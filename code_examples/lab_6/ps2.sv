==> flow/design.v <==
module ps2_keyboard( 
  input  logic areset, 
  input  logic clk_50,
  input  logic ps2_clk, 
  input  logic ps2_dat, 
  output logic valid_data, 
  output logic [7:0] data
); 
logic [8:0] shift_reg;
logic [3:0] count_bit;
assign data = shift_reg[7:0];
function parity_calc;
  input logic [7:0] a;
  parity_calc = ~(a[0] ^ a[1] ^ a[2] ^ a[3] ^ a[4] ^ a[5] ^ a[6] ^ a[7]);
endfunction
logic [9:0] ps2_clk_detect;
always_ff @(posedge clk_50 or posedge areset)
begin
  if(areset)
    ps2_clk_detect <= 10'd0;
  else
    ps2_clk_detect <= {ps2_clk, ps2_clk_detect[9:1]};
end
logic ps2_clk_negedge;
assign ps2_clk_negedge = (&ps2_clk_detect[4:0]) && (&(~ps2_clk_detect[9:5]));
logic [1:0] state;
localparam IDLE = 2'd0;
localparam RECEIVE_DATA = 2'd1;
localparam CHECK_PARITY_STOP_BITS = 2'd2;
always_ff @(posedge clk_50 or posedge areset) begin
  if(areset)
    state <= IDLE;
  else if (ps2_clk_negedge)
    begin
      case (state)
        IDLE:
        begin
          if(!ps2_dat)
            state <= RECEIVE_DATA;
        end
        RECEIVE_DATA:
        begin
          if (count_bit == 8)
            state <= CHECK_PARITY_STOP_BITS;
        end
        CHECK_PARITY_STOP_BITS:
        begin
          state <= IDLE;
        end
        default:
        begin
          state <= IDLE;
        end
      endcase
    end
end
always_ff @(posedge clk_50 or posedge areset) begin
  if(areset)
    valid_data <= 1'b0;
  else if (ps2_clk_negedge)
    if (ps2_dat && (parity_calc(shift_reg[7:0]) == shift_reg[8]) && (state == CHECK_PARITY_STOP_BITS))
      valid_data <= 1'b1;
    else
      valid_data <= 1'b0;
end
always_ff @(posedge clk_50 or posedge areset) begin
  if(areset)
    shift_reg <= 9'b0;
  else if (ps2_clk_negedge)
    if(state == RECEIVE_DATA)
      shift_reg <= {ps2_dat, shift_reg[8:1]};
end
always_ff @(posedge clk_50 or posedge areset) begin
  if(areset)
    count_bit <= 4'b0;
  else if (ps2_clk_negedge) begin
    if(state == RECEIVE_DATA)
      count_bit <= count_bit + 4'b1;
    else
      count_bit <= 4'b0;
  end
end
endmodule
**Tool chain data of ps2_keyboard**

What the tools print for ps2_keyboard, step after step.
Lines are those of the file above, counted from 1.
A cell with - has no value.

- Top: ps2_keyboard
- Clock input: clk_50
- Library: sky130hd
- Library corner: tt_025C_1v80

**Word level**

Counts by Yosys on the flattened word-level netlist (proc, flatten, opt, wreduce; memories kept). Register bits leave out memories and registers merged into their read ports (data or address). Print and check cells are left out. Cells with the same type and inputs are merged into one.

- $add $sub $neg: 1
- Eq/ne operators: 6
- Muxes and demuxes: 5
- Bitwise gates (word level): 9
- Reduce/logical cells: 8

Operators by type and width:

| kind | count |
|---|---|
| AND reduction 5 bit | 2 |
| XOR 1 bit | 7 |
| inverter 5 bit | 1 |
| != test 2 bit with constant B | 2 |
| adder 4 x 1 -> 4 bit with constant B | 1 |
| equality test 4 bit with constant B | 1 |
| case mux 2 bit (select 2 bit) | 1 |
| two-way mux 4 bit | 1 |
| two-way mux 2 bit | 2 |
| logical AND 1 bit | 3 |
| AND reduction 3 bit | 1 |
| equality test 2 x 1 -> 1 bit with constant B | 1 |
| equality test 2 bit with constant B | 1 |
| zero test 2 bit | 1 |
| AND reduction 2 bit | 1 |
| equality test 1 bit | 1 |
| inverter 1 bit | 1 |
| two-way mux 1 bit | 1 |

- Bits in registers: 26
- Input port bits: 4
- Output and inout bits: 9
- Elaborated cells: 34

**Longest topological paths**

Yosys ltp: most cells in a row. Word level: on the elaborated netlist, between registers, memories and ports. Mapped: between sequential cells and ports; inverters and the memories' decode and read muxes count.

- Depth after elaboration: 12
- ABC_AREA: 0
- Mapped depth: 6
- Gate-level depth less buffers: 6

**Synthesis result**

Source: synth_stat.txt of the flow (Yosys; design flattened, memories mapped). It holds for the ABC_AREA given above (unset counts as 0); a run with the other value may have another netlist.

- Standard cells after synthesis: 89
- Chip area (Yosys): 0.0011811 mm^2
- Sequential area: 0.0006769 mm^2
- Mapped flip-flops: 27
- Buffer cells: 10

Cell types:

| type | count | area in all (um^2) |
|---|---|---|
| sky130_fd_sc_hd__dfrtp_1 | 26 | 650.624 |
| sky130_fd_sc_hd__mux2_4 | 8 | 120.115 |
| sky130_fd_sc_hd__buf_4 | 8 | 60.058 |
| sky130_fd_sc_hd__xnor2_1 | 6 | 52.55 |
| sky130_fd_sc_hd__nand2_1 | 11 | 41.29 |
| sky130_fd_sc_hd__dfstp_2 | 1 | 26.275 |
| sky130_fd_sc_hd__ha_1 | 2 | 25.024 |
| sky130_fd_sc_hd__xnor3_1 | 1 | 22.522 |
| sky130_fd_sc_hd__nor4_4 | 1 | 21.27 |
| sky130_fd_sc_hd__nand3_1 | 4 | 20.019 |
| sky130_fd_sc_hd__o21ai_0 | 4 | 20.019 |
| sky130_fd_sc_hd__or4b_4 | 1 | 13.763 |
| sky130_fd_sc_hd__buf_6 | 1 | 11.261 |
| sky130_fd_sc_hd__inv_1 | 3 | 11.261 |
| sky130_fd_sc_hd__mux2_2 | 1 | 11.261 |
| sky130_fd_sc_hd__a22o_1 | 1 | 8.758 |
| sky130_fd_sc_hd__nand4b_1 | 1 | 8.758 |
| sky130_fd_sc_hd__xor2_1 | 1 | 8.758 |

Other cell types: 7; their cells: 8.

**Path before layout**

Source: OpenSTA report_checks on the synthesized netlist (no wires, ideal clock, input and output delay 20% of the period each), path of least setup slack; recovery checks are left aside. Register names are those of the netlist, which keeps one name where synthesis merged equal registers.

- Path type: register -> register
- Start point: reg ps2_clk_detect[5]
- End point: reg shift_reg[0]
- Period: 2130 ps
- Setup time: 125 ps
- Launch time at the first pin: 0 ps
- Arrival time: 1790 ps
- Setup slack: 215 ps
- Path delay: 1915 ps
- Stages: 6
- Path buffers: 1
- Synthesis period reached: 1915 ps

"path delay" = arrival - input delay + setup time.
"stages" counts driving pins, that of a launching flip-flop among them; a cell with two outputs on the path counts twice.
"synthesis period reached" = period - worst setup slack (recovery checks aside). The figure is calculated, with input and output delays left at 20% of the set period.
Between the ends stands the longest chain of elaborated cells between them, by number of cells; it is not shown to be the way that was timed. Of several equally long chains one is given.
A line is the first line of the expression or statement that the cell stems from. Yosys adds cells for indexed reads and writes and turns some case tables into memories.

- Path through: sky130_fd_sc_hd__dfrtp_1 sky130_fd_sc_hd__or4b_4 sky130_fd_sc_hd__nor4_4 sky130_fd_sc_hd__nand2_2 sky130_fd_sc_hd__buf_6 sky130_fd_sc_hd__mux2_4
- Cells in the longest elaborated chain: 4
- Elaborated cells between the ends (all ways): 4
- Source lines of those cells: 1
- Classes of those cells: 1 x logic; 3 x reduce/logical

RTL lines, path after synthesis:

| element | line | RTL |
|---|---|---|
| start: declaration | 16 | `logic [9:0] ps2_clk_detect;` |
| start: assignment | 20 | `ps2_clk_detect <= 10'd0;` |
| start: assignment | 22 | `ps2_clk_detect <= {ps2_clk, ps2_clk_detect[9:1]};` |
| inverter 5 bit | 25 | `assign ps2_clk_negedge = (&ps2_clk_detect[4:0]) && (&(~ps2_clk_detect[9:5]));` |
| AND reduction 5 bit | 25 |  |
| logical AND 1 bit | 25 |  |
| AND reduction 2 bit | - |  |
| end: assignment | 68 | `shift_reg <= 9'b0;` |
| end: assignment | 71 | `shift_reg <= {ps2_dat, shift_reg[8:1]};` |
| end: declaration | 9 | `logic [8:0] shift_reg;` |

**Worst path after layout**

Path of least setup slack in the final report of stored run 1 (OpenROAD, finished layout, wires in). Where an end is a register, its clock arrival counts in the times.
The report prints the path's times to 10 ps; the period is as set.

- Path type: register -> register
- Start point: reg ps2_clk_detect[5]
- End point: reg valid_data
- Period: 1440 ps
- Setup time: 90 ps
- Launch time at the first pin: 260 ps
- Arrival time: 1980 ps
- Setup slack: -370 ps
- Stages: 4
- Path buffers: 0

Between the ends stands the longest chain of elaborated cells between them, by number of cells; it is not shown to be the way that was timed. Of several equally long chains one is given.
A register here has more assigning lines than the two given.

- Path through: sky130_fd_sc_hd__dfrtp_1 sky130_fd_sc_hd__or4b_4 sky130_fd_sc_hd__or4_4 sky130_fd_sc_hd__o31ai_4
- Cells in the longest elaborated chain: 3
- Elaborated cells between the ends (all ways): 3
- Source lines of those cells: 1
- Classes of those cells: 1 x logic; 2 x reduce/logical

RTL lines, path after layout:

| element | line | RTL |
|---|---|---|
| start: declaration | 16 | `logic [9:0] ps2_clk_detect;` |
| start: assignment | 20 | `ps2_clk_detect <= 10'd0;` |
| start: assignment | 22 | `ps2_clk_detect <= {ps2_clk, ps2_clk_detect[9:1]};` |
| inverter 5 bit | 25 | `assign ps2_clk_negedge = (&ps2_clk_detect[4:0]) && (&(~ps2_clk_detect[9:5]));` |
| AND reduction 5 bit | 25 |  |
| logical AND 1 bit | 25 |  |
| end: assignment | 59 | `valid_data <= 1'b0;` |
| end: assignment | 62 | `valid_data <= 1'b1;` |
| end: declaration | 6 | `output logic valid_data,` |

==> runs of ps2_keyboard <==
2 stored runs of ps2_keyboard in the flow (synthesis by Yosys, layout by OpenROAD, sky130hd cells), in arbitrary order. Constraints: input delay and output delay 20% of the set period each, output load 0.01 pF.
"achieved clock period" is the run's clock period less its worst setup slack. It is reckoned from that one timing run; input and output delays stay at 20% of the period that was set.
"critical path time" = time allowed to the worst setup path (clock period - input delay - output delay, where it has them) - its slack; a late launch clock adds to it, a late capture clock takes from it.
"overall power" is the tool's figure for a default switching activity; nothing was simulated.
"critical path time" is given in steps of 10 ps.

### Stored run 1

Settings: `period_ns=1.44`, `CORE_UTILIZATION=20`, `SETUP_SLACK_MARGIN=0.12`, `CORE_MARGIN=7`, `CELL_PAD_IN_SITES_DETAIL_PLACEMENT=0`, `TNS_END_PERCENT=45`, `GPL_TIMING_DRIVEN=1`, `CTS_CLUSTER_SIZE=25`, `CTS_CLUSTER_DIAMETER=349`, `SLEW_MARGIN=5`, `CAP_MARGIN=20`

- Synthesized cell area: 0.0011811 mm^2
- Area of the die: 0.0082537 mm^2
- Standard-cell area after routing: 0.0014689 mm^2
- Final utilization: 26.2%
- Lowest setup slack: -368 ps
- Setup TNS: -5149 ps
- Overall power: 1.251 mW
- Achieved clock period: 1808 ps
- Critical path time: 1810 ps
- Worst setup path kind: register -> register

### Stored run 2

Settings: `period_ns=2.3`, `CORE_UTILIZATION=19`, `SETUP_SLACK_MARGIN=0.21`, `PLACE_DENSITY_LB_ADDON=0.13`, `CORE_ASPECT_RATIO=1.69`, `CELL_PAD_IN_SITES_DETAIL_PLACEMENT=0`, `GPL_ROUTABILITY_DRIVEN=1`, `CTS_CLUSTER_SIZE=35`, `MIN_ROUTING_LAYER=met1`, `CAP_MARGIN=20`, `CORE_MARGIN=2`, `SLEW_MARGIN=20`

- Synthesized cell area: 0.0011811 mm^2
- Area of the die: 0.0068849 mm^2
- Standard-cell area after routing: 0.0013838 mm^2
- Final utilization: 22.8%
- Lowest setup slack: 313 ps
- Setup TNS: 0 ps
- Overall power: 0.7925 mW
- Achieved clock period: 1987 ps
- Critical path time: 1990 ps
- Worst setup path kind: register -> register
