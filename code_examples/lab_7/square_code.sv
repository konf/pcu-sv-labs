==> flow/design.v <==
module square_code (
  input  logic clk,
  input  logic rst,
  input  logic        enable,
  input  logic [20:0] half_period,
  input  logic [15:0] volume,
  output logic [15:0] square_wave
);
logic [20:0] counter;
always_ff @(posedge clk or posedge rst) begin
  if(rst)
    counter <= 21'd0;
  else
    if ((counter >= half_period) || ~enable)
      counter <= 21'd0;
    else
      counter <= counter + 1;
end
logic square;
always_ff @(posedge clk or posedge rst) begin
  if(rst) begin
    square  <= 1'b0;
  end else if (enable) begin
    if (counter >= half_period)
      square <= ~square;
  end
end
assign square_wave = (square && enable) ? volume
                                        : 16'd0;
endmodule
From RTL to reports: square_code
Tool output for the design above, in the order of the flow.
Lines are those of the file above, counted from 1.
Operators: Yosys type, input widths -> output width; for muxes data width and select width s.
Cell names lack the library's common part.
{ "design": {"top_module": "square_code", "clk_port": "clk", "library": "sky130hd", "pvt_corner": "tt_025C_1v80"} }

Elaborated design
Yosys after proc, flatten, opt, wreduce and memory -nomap, before mapping. Enables and synchronous resets that opt folds into registers are not counted as muxes. Memory bits, and registers merged into a memory's read port (data or address), are not among the register bits. Print and check cells are not counted. Equal cells are merged and count once.
{ "op_classes": {"add_sub_neg": 1, "compare": 1, "muxes": 2, "n_logic": 2, "n_reduce_logical": 3} }
{ "op_table": {"columns": ["operator", "count"], "rows": [
  ["$add 21x1->21 const B", 1],
  ["$ge 21x21->1", 1],
  ["$mux 21", 1],
  ["$mux 16", 1],
  ["$not 1->1", 2],
  ["$reduce_and 2->1", 1],
  ["$logic_and 1x1->1", 1],
  ["$logic_or 1x1->1", 1]
]} }
{ "word_totals": {"register_bits": 22, "inputBits": 40, "output_inout_bits": 16, "wordCells": 11} }

Longest topological paths
Longest topological path by Yosys (ltp), each cell counted once; first at word level (registers and memories cut), then after technology mapping (sequential cells cut; the memories' decode and read muxes count).
{ "depth": {"depth_word": 3, "ABC_AREA": 0, "depth_mapped": 8, "ltp_nobuf": 7} }

After synthesis
Yosys stat after the flow's synthesis: flattened, memories mapped to cells. It holds for the ABC_AREA given above (unset counts as 0); a run with the other value may have another netlist.
{ "types": {"columns": ["type", "count", "type_area_um2"], "rows": [
  ["dfrtp_1", 22, 550.528],
  ["ha_1", 22, 275.264],
  ["xnor2_1", 18, 157.651],
  ["and3_1", 18, 112.608],
  ["inv_1", 25, 93.84],
  ["nor3_1", 18, 90.086],
  ["nor4b_2", 6, 90.086],
  ["nand2_1", 23, 86.333],
  ["nand4_1", 10, 62.56],
  ["nand3_1", 8, 40.038],
  ["and4_1", 4, 35.034],
  ["a21oi_1", 6, 30.029],
  ["clkbuf_1", 8, 30.029],
  ["nand3_2", 2, 20.019],
  ["buf_2", 3, 15.014],
  ["nor2_1", 4, 15.014],
  ["and2_1", 2, 12.512],
  ["nor4_2", 1, 12.512]
]} }
Other cell types: 19; their cells: 20.
{ "mapped": {"cells": 220, "yosys_area_um2": 1891.8, "seq_area_um2": 550.5, "ffs": 22, "buffers": 13} }

Path before layout
Source: OpenSTA report_checks on the synthesized netlist (no wires, ideal clock, input and output delay 20% of the period each), path of least setup slack; recovery checks are left aside. Register names are those of the netlist, which keeps one name where synthesis merged equal registers.
{ "synth_timing": {"kind": "input port to flip-flop", "startpoint": "in half_period[14]", "endpoint": "reg counter[15]", "tclk_ns": 3.63, "input_delay_ns": 0.726, "arrival_time_ns": 2.237, "t_required_ns": 3.535, "setup_slack_ns": 1.298, "delay_ns": 1.606, "driving_pins": 7, "path_buffers": 1, "synth_period_reached_ns": 2.332} }
"delay_ns" is the arrival time less input delay plus setup time.
"driving_pins" counts driving pins, that of a launching flip-flop among them; a cell with two outputs on the path counts twice.
"synth_period_reached_ns" is the clock period less the worst setup slack; recovery checks do not enter. This is arithmetic on one report: input and output delays are still those of the set period (20% each).
Between the ends stands the longest chain of elaborated cells between them, by number of cells; it is not shown to be the way that was timed. Of several equally long chains one is given.
Each line given opens the expression or statement behind the cell; cells for indexed reads and writes are added by Yosys, which also makes memories of some case tables.
At most two assigning lines are given for a register; there are more.
{ "synth_between": {"cell_sequence": "inv_1 > ha_1 > a21o_1 > a221o_1 > a211o_1 > buf_6 > nor4b_2", "elab_chain_cells": 3, "cells_between": 3} }
{ "synth_lines": {"columns": ["element", "line_no", "text"], "rows": [
  ["start, declared", 5, "input  logic [20:0] half_period,"],
  ["$ge 21x21->1", 14, "if ((counter >= half_period) || ~enable)"],
  ["$logic_or 1x1->1", 14, null],
  ["$mux 21", 14, null],
  ["end, assigned", 15, "counter <= 21'd0;"],
  ["end, assigned", 17, "counter <= counter + 1;"],
  ["end, declared", 9, "logic [20:0] counter;"]
]} }

Timing after layout
From the final timing report of record 1: the path of least setup slack in the routed layout; clock arrival at registers is part of the times.
{ "layout_timing": {"kind": "input port to flip-flop", "startpoint": "in half_period[14]", "endpoint": "reg counter[20]", "tclk_ns": 3.03, "input_delay_ns": 0.61, "arrival_time_ns": 2.74, "t_required_ns": 3.20, "setup_slack_ns": 0.46, "driving_pins": 8, "path_buffers": 2} }
Between the ends stands the longest chain of elaborated cells between them, by number of cells; it is not shown to be the way that was timed. Of several equally long chains one is given.
At most two assigning lines are given for a register; there are more.
{ "layout_between": {"cell_sequence": "clkdlybuf4s50_1 > inv_1 > ha_1 > a21o_1 > a221o_1 > a211o_1 > buf_4 > nor4b_1", "elab_chain_cells": 3, "cells_between": 3} }
{ "layout_lines": {"columns": ["element", "line_no", "text"], "rows": [
  ["start, declared", 5, "input  logic [20:0] half_period,"],
  ["$ge 21x21->1", 14, "if ((counter >= half_period) || ~enable)"],
  ["$logic_or 1x1->1", 14, null],
  ["$mux 21", 14, null],
  ["end, assigned", 15, "counter <= 21'd0;"],
  ["end, assigned", 17, "counter <= counter + 1;"],
  ["end, declared", 9, "logic [20:0] counter;"]
]} }

Lab notebook: square_code

square_code through Yosys and OpenROAD on sky130hd: 2 stored runs, unordered, with their settings and measured results. The constraints put input and output delay at 20% of the set period each and load the outputs with 0.01 pF.
"clock period reached" is the run's clock period less its worst setup slack. It is reckoned from that one timing run; input and output delays stay at 20% of the period that was set.
"critical setup path time" = time allowed to the worst setup path (clock period - input delay - output delay, where it has them) - its slack; a late launch clock adds to it, a late capture clock takes from it.
"total power of the final layout" rests on the timing tool's default activity at the inputs, not on a simulated workload.

==> record 1: settings <==
{ "period_ns": 3.03, "CORE_UTILIZATION": 30, "PLACE_DENSITY_LB_ADDON": 0.04, "CORE_MARGIN": 2, "CELL_PAD_IN_SITES_GLOBAL_PLACEMENT": 2, "TNS_END_PERCENT": 65, "GPL_TIMING_DRIVEN": 1, "GPL_ROUTABILITY_DRIVEN": 1, "CTS_CLUSTER_SIZE": 22, "CTS_CLUSTER_DIAMETER": 128, "CAP_MARGIN": 15, "SLEW_MARGIN": 20 }
==> record 1: results <==
utilization of the finished layout: 43.7%
standard-cell area after routing: 2,615.0 sq um
total power of the final layout: 722 uW
clock period reached: 2.571 ns
area of the die: 6,957.2 sq um
Yosys chip area after synthesis: 1,891.8 sq um
sum of negative setup slack: 0.000 ns
worst hold slack in the final report: 0.525 ns
critical setup path time: 1.96 ns
kind of the worst setup path: input port to flip-flop
smallest setup slack: 0.459 ns

==> record 2: settings <==
{ "period_ns": 1.65, "CORE_UTILIZATION": 27, "PLACE_DENSITY": 0.43, "HOLD_SLACK_MARGIN": 0.08, "ABC_AREA": 1, "GPL_TIMING_DRIVEN": 0, "GPL_ROUTABILITY_DRIVEN": 1, "CAP_MARGIN": 10, "MIN_ROUTING_LAYER": "met1", "CORE_MARGIN": 2, "SLEW_MARGIN": 20 }
==> record 2: results <==
sum of negative setup slack: -2.121 ns
total power of the final layout: 1,316 uW
standard-cell area after routing: 3,191.8 sq um
clock period reached: 1.764 ns
area of the die: 7,954.0 sq um
utilization of the finished layout: 44.7%
smallest setup slack: -0.114 ns
critical setup path time: 1.76 ns
kind of the worst setup path: flip-flop to flip-flop
Yosys chip area after synthesis: 1,959.4 sq um
worst hold slack in the final report: 0.490 ns
